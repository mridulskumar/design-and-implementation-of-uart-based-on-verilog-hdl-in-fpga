==> flow/design.v <==
`timescale 1ns / 1ps
module baud_gen #(
    parameter CLK_FREQ = 50_000_000,
    parameter BAUD_RATE = 9600
) (
    input wire i_clk,
    input wire i_rst_n,
    output reg o_baud_tick_16x
);
localparam DIVISOR = CLK_FREQ / (BAUD_RATE * 16);
reg [$clog2(DIVISOR)-1:0] r_counter = 0;
always @(posedge i_clk or negedge i_rst_n) begin
    if (!i_rst_n) begin
        r_counter <= 0;
        o_baud_tick_16x <= 1'b0;
    end else begin
        if (r_counter == DIVISOR - 1) begin
            r_counter <= 0;
            o_baud_tick_16x <= 1'b1;
        end else begin
            r_counter <= r_counter + 1;
            o_baud_tick_16x <= 1'b0;
        end
    end
end
endmodule
`timescale 1ns / 1ps
module uart_rx (
    input wire i_clk,
    input wire i_rst_n,
    input wire i_rx_serial,
    input wire i_baud_tick_16x,
    output reg [7:0] o_rx_data,
    output reg o_rx_valid
);
localparam STATE_IDLE = 2'b00;
localparam STATE_START = 2'b01;
localparam STATE_DATA = 2'b10;
localparam STATE_STOP = 2'b11;
reg [1:0] r_state = STATE_IDLE;
reg [3:0] r_tick_count = 0;
reg [2:0] r_bit_count = 0;
reg [7:0] r_rx_data_reg = 0;
reg r_rx_prev = 1'b1;
wire w_start_edge = r_rx_prev & ~i_rx_serial;
always @(posedge i_clk or negedge i_rst_n) begin
    if (!i_rst_n) begin
        r_rx_prev <= 1'b1;
    end else begin
        r_rx_prev <= i_rx_serial;
    end
end
always @(posedge i_clk or negedge i_rst_n) begin
    if (!i_rst_n) begin
        r_state <= STATE_IDLE;
        o_rx_valid <= 1'b0;
        r_tick_count <= 0;
        r_bit_count <= 0;
        r_rx_data_reg <= 0;
        o_rx_data <= 0;
    end else begin
        o_rx_valid <= 1'b0;
        case (r_state)
            STATE_IDLE: begin
                if (w_start_edge) begin
                    r_tick_count <= 0;
                    r_state <= STATE_START;
                end
            end
            STATE_START: begin
                if (i_baud_tick_16x) begin
                    if (r_tick_count == 7) begin
                        if (i_rx_serial == 1'b0) begin
                            r_tick_count <= 0;
                            r_bit_count <= 0;
                            r_state <= STATE_DATA;
                        end else begin
                            r_state <= STATE_IDLE;
                        end
                    end else begin
                        r_tick_count <= r_tick_count + 1;
                    end
                end
            end
            STATE_DATA: begin
                if (i_baud_tick_16x) begin
                    if (r_tick_count == 7) begin
                        r_rx_data_reg[r_bit_count] <= i_rx_serial;
                    end
                    if (r_tick_count == 15) begin
                        r_tick_count <= 0;
                        if (r_bit_count == 7) begin
                            r_state <= STATE_STOP;
                        end else begin
                            r_bit_count <= r_bit_count + 1;
                        end
                    end else begin
                        r_tick_count <= r_tick_count + 1;
                    end
                end
            end
            STATE_STOP: begin
                if (i_baud_tick_16x) begin
                    if (r_tick_count == 15) begin
                        if (i_rx_serial == 1'b1) begin
                            o_rx_data <= r_rx_data_reg;
                            o_rx_valid <= 1'b1;
                        end
                        r_state <= STATE_IDLE;
                    end else begin
                        r_tick_count <= r_tick_count + 1;
                    end
                end
            end
            default: r_state <= STATE_IDLE;
        endcase
    end
end
endmodule
`timescale 1ns / 1ps
module uart_top #(
    parameter CLK_FREQ = 50_000_000,
    parameter BAUD_RATE = 19200
) (
    input wire i_clk,
    input wire i_rst_n,
    input wire [7:0] i_tx_data,
    input wire i_tx_start,
    output wire o_tx_serial,
    output wire o_tx_busy,
    input wire i_rx_serial,
    output wire [7:0] o_rx_data,
    output wire o_rx_valid
);
    wire w_baud_tick_16x;
    baud_gen #(
        .CLK_FREQ(CLK_FREQ),
        .BAUD_RATE(BAUD_RATE)
    ) u_baud_gen (
        .i_clk(i_clk),
        .i_rst_n(i_rst_n),
        .o_baud_tick_16x(w_baud_tick_16x)
    );
    uart_tx u_uart_tx (
        .i_clk(i_clk),
        .i_rst_n(i_rst_n),
        .i_tx_data(i_tx_data),
        .i_tx_start(i_tx_start),
        .i_baud_tick_16x(w_baud_tick_16x),
        .o_tx_serial(o_tx_serial),
        .o_tx_busy(o_tx_busy)
    );
    uart_rx u_uart_rx (
        .i_clk(i_clk),
        .i_rst_n(i_rst_n),
        .i_rx_serial(i_rx_serial),
        .i_baud_tick_16x(w_baud_tick_16x),
        .o_rx_data(o_rx_data),
        .o_rx_valid(o_rx_valid)
    );
endmodule
`timescale 1ns / 1ps
module uart_tx (
    input wire i_clk,
    input wire i_rst_n,
    input wire [7:0] i_tx_data,
    input wire i_tx_start,
    input wire i_baud_tick_16x,
    output reg o_tx_serial,
    output reg o_tx_busy
);
    localparam STATE_IDLE = 2'b00;
    localparam STATE_START = 2'b01;
    localparam STATE_DATA = 2'b10;
    localparam STATE_STOP = 2'b11;
    reg [1:0] r_state;
    reg [3:0] r_tick_count;
    reg [2:0] r_bit_count;
    reg [7:0] r_tx_data_reg;
    always @(posedge i_clk or negedge i_rst_n) begin
        if (!i_rst_n) begin
            r_state <= STATE_IDLE;
            o_tx_busy <= 1'b0;
            o_tx_serial <= 1'b1;
            r_tick_count <= 0;
            r_bit_count <= 0;
            r_tx_data_reg <= 0;
        end else begin
            case (r_state)
                STATE_IDLE: begin
                    o_tx_serial <= 1'b1;
                    o_tx_busy <= 1'b0;
                    if (i_tx_start) begin
                        o_tx_busy <= 1'b1;
                        r_tx_data_reg <= i_tx_data;
                        r_tick_count <= 0;
                        r_state <= STATE_START;
                    end
                end
                STATE_START: begin
                    o_tx_serial <= 1'b0;
                    if (i_baud_tick_16x) begin
                        if (r_tick_count == 15) begin
                            r_tick_count <= 0;
                            r_state <= STATE_DATA;
                        end else begin
                            r_tick_count <= r_tick_count + 1;
                        end
                    end
                end
                STATE_DATA: begin
                    o_tx_serial <= r_tx_data_reg[r_bit_count];
                    if (i_baud_tick_16x) begin
                        if (r_tick_count == 15) begin
                            r_tick_count <= 0;
                            if (r_bit_count == 7) begin
                                r_state <= STATE_STOP;
                            end else begin
                                r_bit_count <= r_bit_count + 1;
                            end
                        end else begin
                            r_tick_count <= r_tick_count + 1;
                        end
                    end
                end
                STATE_STOP: begin
                    o_tx_serial <= 1'b1;
                    if (i_baud_tick_16x) begin
                        if (r_tick_count == 15) begin
                            r_tick_count <= 0;
                            r_state <= STATE_IDLE;
                        end else begin
                            r_tick_count <= r_tick_count + 1;
                        end
                    end
                end
                default: r_state <= STATE_IDLE;
            endcase
        end
    end
endmodule
## Step by step through the tools: uart_top

What the tools print for uart_top, step after step.
Line numbers count from 1 in the design file above.
Operators: Yosys type, input widths -> output width; for muxes data width and select width s.
Cell names lack the library's common part.
The mark - stands for no value.

| inputs | value |
|---|---|
| design top | uart_top |
| clock port | i_clk |
| standard-cell library | sky130hd |
| corner | tt_025C_1v80 |

## Word-level counts

Yosys after proc, flatten, opt, wreduce and memory -nomap, before mapping. Memory bits, and registers merged into a memory's read port (data or address), are not among the register bits. Print and check cells are not counted. Equal cells are merged and count once.

| bit counts | value |
|---|---|
| elaborated cells | 132 |
| word width x clocked read ports | 0 |
| bits in latches | 0 |
| flip-flop bits (word level) | 55 |
| output and inout port bits | 11 |
| bits in read-only memories | 0 |
| memory bits (writable) | 0 |
| memory cells | 0 |
| input port bits | 12 |

| operators by class | value |
|---|---|
| eq/ne operators | 34 |
| order comparisons | 0 |
| reductions and logical operators | 17 |
| muxes and demuxes | 50 |
| bitwise operators | 7 |
| shift-type cells | 3 |
| add/subtract/negate cells | 6 |
| multiply operators | 0 |
| divide/modulo/power cells | 0 |

Operators with widths:

| kind | number |
|---|---|
| $mux 4 | 11 |
| $mux 2 | 17 |
| $mux 8 | 4 |
| $ne 2x1->1 const B | 11 |
| $ne 2x2->1 const B | 10 |
| $reduce_and 9->1 | 2 |
| $mux 3 | 6 |
| $pmux 4 s4 | 1 |
| $pmux 2 s4 | 2 |
| $reduce_and 7->1 | 2 |
| $shift 1x4->8 | 1 |
| $shift 1x4->8 const A | 1 |
| $eq 2x2->1 const B | 4 |
| $add 4x1->4 const B | 2 |
| $eq 4x4->1 const B | 2 |
| $reduce_and 4->1 | 2 |
| $reduce_bool 4->1 | 2 |
| $add 8x1->8 const B | 1 |
| $shiftx 8x3->1 | 1 |
| $eq 8x8->1 const B | 1 |
| $and 8x8->8 | 1 |
| $or 8x8->8 | 1 |
| $not 8->8 | 1 |
| $pmux 4 s2 | 1 |
| $add 3x1->3 const B | 2 |
| $eq 3x3->1 const B | 2 |
| $reduce_and 3->1 | 2 |
| $reduce_or 3->1 | 2 |

Other operator kinds: 13; their cells: 22.

## Depth

Depth = most cells in a row (Yosys ltp): at word level without a register or memory, in the mapped netlist without a sequential cell, where the memories' decode and read muxes count.

| depth | value |
|---|---|
| word-level depth | 8 |
| ABC_AREA | 0 |
| mapped depth | 6 |
| gate-level depth less buffers | 6 |

## Mapped cells and area

The flow's flattened synthesis, as Yosys stat reports it; memories are mapped. The netlist is that of the ABC_AREA named above (0 if unset); the other value can give another one.

| mapped netlist | value |
|---|---|
| mapped area | 0.0027889 mm^2 |
| mapped cells | 243 |
| buffer cells | 8 |
| flip-flop cells | 57 |
| sequential area | 0.0014301 mm^2 |

Cells by type:

| cell type | number | area in all (um^2) |
|---|---|---|
| dfrtp_1 | 54 | 1.35E+03 |
| mux2_2 | 22 | 247.738 |
| ha_1 | 11 | 137.632 |
| nand2_1 | 25 | 93.84 |
| dfstp_2 | 3 | 78.826 |
| mux4_1 | 2 | 52.55 |
| o2bb2ai_1 | 6 | 52.55 |
| xnor2_1 | 6 | 52.55 |
| o21ai_0 | 10 | 50.048 |
| inv_1 | 13 | 48.797 |
| a22o_1 | 4 | 35.034 |
| nor2_1 | 9 | 33.782 |
| nand3_1 | 6 | 30.029 |
| a311oi_1 | 3 | 26.275 |
| xor2_1 | 3 | 26.275 |
| a31oi_1 | 4 | 25.024 |
| and3_1 | 4 | 25.024 |
| a21oi_1 | 4 | 20.019 |

Not listed: further types 34, cells in them 54.
By module: a second synthesis without flattening, with its own total; a netlist apart from the flattened one above.

| second synthesis, totals | value |
|---|---|
| cell total of the unflattened synthesis | 252 |
| area (unflattened synthesis) | 0.0029441 mm^2 |

Rows give one instance, submodules left out.

By module:

| module | times used | sequential area (mm^2) | area (mm^2) | cells |
|---|---|---|---|---|
| uart_rx | 1 | 0.0006769 | 0.0015002 | 130 |
| uart_tx | 1 | 0.000528 | 0.0010122 | 84 |
| baud_gen | 1 | 0.0002252 | 0.0004317 | 38 |
| uart_top | 1 | 0 | 0 | 0 |

## Worst setup path after synthesis

Path of least setup slack by OpenSTA after synthesis, without wires, with an ideal clock, recovery checks aside; 20% of the period is set as input and as output delay. Where synthesis merged equal registers, the netlist keeps one of their names.

| timing path after synthesis | value |
|---|---|
| kind | register -> register |
| from | register u_uart_rx.r_bit_count[0] |
| to | register u_uart_rx.r_rx_data_reg[2] |
| path delay | 1,688 ps |
| path buffers | 0 |
| path slack | 122 ps |
| stages on the path | 7 |
| data arrival time | 1,567 ps |
| clock period | 1,810 ps |
| required time | 1,689 ps |
| setup time | 121 ps |
| launch time at the first pin | 0 ps |
| period reached after synthesis | 1,688 ps |

"path delay" = arrival - input delay + setup time.
"stages on the path" counts driving pins, that of a launching flip-flop among them; a cell with two outputs on the path counts twice.
"period reached after synthesis" is the clock period less the worst setup slack; recovery checks do not enter. This is arithmetic on one report: input and output delays are still those of the set period (20% each).
Between the ends stands the longest chain of elaborated cells between them, by number of cells; it is not shown to be the way that was timed. Of several equally long chains one is given.
Each line given opens the expression or statement behind the cell; cells for indexed reads and writes are added by Yosys, which also makes memories of some case tables.
A register here has more assigning lines than the two given.

| on the way, after synthesis | value |
|---|---|
| cells stage by stage | dfrtp_1 inv_1 ha_1 xor2_1 nor4_1 nand2_1 a22o_1 |
| length of the longest elaborated chain | 8 |
| elaborated cells on any way between the ends | 9 |
| RTL lines with such cells | 4 |
| those cells by class | add/sub: 1; shift: 2; mux: 3; logic: 3 |

RTL lines, path after synthesis:

| element | line | source |
|---|---|---|
| start: declaration | 42 | `reg [2:0] r_bit_count = 0;` |
| start: assignment | 58 | `r_bit_count <= 0;` |
| start: assignment | 95 | `r_bit_count <= r_bit_count + 1;` |
| $neg 3->4 | 88 | `r_rx_data_reg[r_bit_count] <= i_rx_serial;` |
| $shift 1x4->8 | 88 |  |
| $not 8->8 | 88 |  |
| $and 8x8->8 | 88 |  |
| $or 8x8->8 | 88 |  |
| $mux 8 | 87 | `if (r_tick_count == 7) begin` |
| $mux 8 | 86 | `if (i_baud_tick_16x) begin` |
| $mux 8 | 63 | `case (r_state)` |
| end: assignment | 59 | `r_rx_data_reg <= 0;` |
| end: assignment | 88 |  |
| end: declaration | 43 | `reg [7:0] r_rx_data_reg = 0;` |

## Path in the finished layout

From the final timing report of flow run 1: the path of least setup slack in the routed layout; clock arrival at registers is part of the times.
The path's times are printed in steps of 10 ps; the period is the one set.

| timing path after layout | value |
|---|---|
| kind | register -> register |
| from | register u_uart_rx.r_tick_count[1] |
| to | register u_uart_rx.o_rx_data[6] |
| required time | 1,700 ps |
| path buffers | 1 |
| launch time at the first pin | 330 ps |
| setup time | 110 ps |
| path slack | -160 ps |
| stages on the path | 6 |
| clock period | 1,490 ps |
| data arrival time | 1,860 ps |

Between the ends stands the longest chain of elaborated cells between them, by number of cells; it is not shown to be the way that was timed. Of several equally long chains one is given.
A register here has more assigning lines than the two given.

| on the way, after layout | value |
|---|---|
| cells stage by stage | dfrtp_1 ha_4 and3_4 and4_4 buf_6 mux2_4 |
| length of the longest elaborated chain | 2 |
| elaborated cells on any way between the ends | 2 |
| those cells by class | eq/ne: 1; reduce/logical: 1 |

RTL lines, path after layout:

| element | line | source |
|---|---|---|
| start: declaration | 41 | `reg [3:0] r_tick_count = 0;` |
| start: assignment | 81 | `r_tick_count <= r_tick_count + 1;` |
| start: assignment | 98 | `r_tick_count <= r_tick_count + 1;` |
| $eq 4x4->1 | 104 | `if (r_tick_count == 15) begin` |
| $reduce_and 4->1 | - |  |
| end: assignment | 60 | `o_rx_data <= 0;` |
| end: assignment | 106 | `o_rx_data <= r_rx_data_reg;` |
| end: declaration | 33 | `output reg [7:0] o_rx_data,` |

Hand-over note for uart_top

Module uart_top, platform sky130hd: 2 stored runs of the flow (Yosys, OpenROAD) with differing settings, in no particular order. Input and output delays are each 20% of the period that was set; the output load is 0.01 pF.
"achieved clock period" = clock period - worst setup slack. The figure is calculated, with input and output delays left at 20% of the set period.
"allowed time less slack (worst setup path)" = time allowed to the worst setup path (clock period - input delay - output delay, where it has them) - its slack; a late launch clock adds to it, a late capture clock takes from it.
"total power of the final layout" rests on the timing tool's default activity at the inputs, not on a simulated workload.
"allowed time less slack (worst setup path)" is known to 10 ps.
A setting shown as n/a is not set for that run.
A result given as n/a is not shown for that run.

| stored run | period_ns | CORE_UTILIZATION | SETUP_SLACK_MARGIN | PLACE_DENSITY | HOLD_SLACK_MARGIN | GPL_TIMING_DRIVEN | CTS_CLUSTER_DIAMETER | CAP_MARGIN | SLEW_MARGIN | CORE_MARGIN | CORE_ASPECT_RATIO | CELL_PAD_IN_SITES_DETAIL_PLACEMENT | ABC_AREA | CTS_CLUSTER_SIZE | MIN_ROUTING_LAYER | utilization (%) | worst setup slack after layout (ps) | achieved clock period (ps) | total power of the final layout (mW) | setup total negative slack (ps) | netlist area reported by Yosys (mm^2) | standard-cell area after routing (mm^2) | allowed time less slack (worst setup path) (ps) | critical path kind | area of the die (mm^2) | final worst hold slack (ps) |
|---|---|---|---|---|---|---|---|---|---|---|---|---|---|---|---|---|---|---|---|---|---|---|---|---|---|---|
| flow run 1 | 1.49 | 55 | -0.11 | 0.54 | 0.29 | 0 | 377 | 15 | 35 | 2 | n/a | n/a | n/a | n/a | n/a | 75.4 | -156 | 1,646 | 3.178 | -2,248 | 0.0027889 | 0.0036297 | 1,650 | register -> register | 0.0056565 | 406 |
| flow run 2 | 1.42 | 66 | n/a | 0.77 | n/a | 1 | n/a | 20 | 20 | 2 | 1.03 | 2 | 1 | 98 | met1 | n/a | n/a | n/a | n/a | n/a | n/a | n/a | n/a | n/a | n/a | n/a |

Flow run 2: unfinished; error DPL-0033 in placement

End of note.
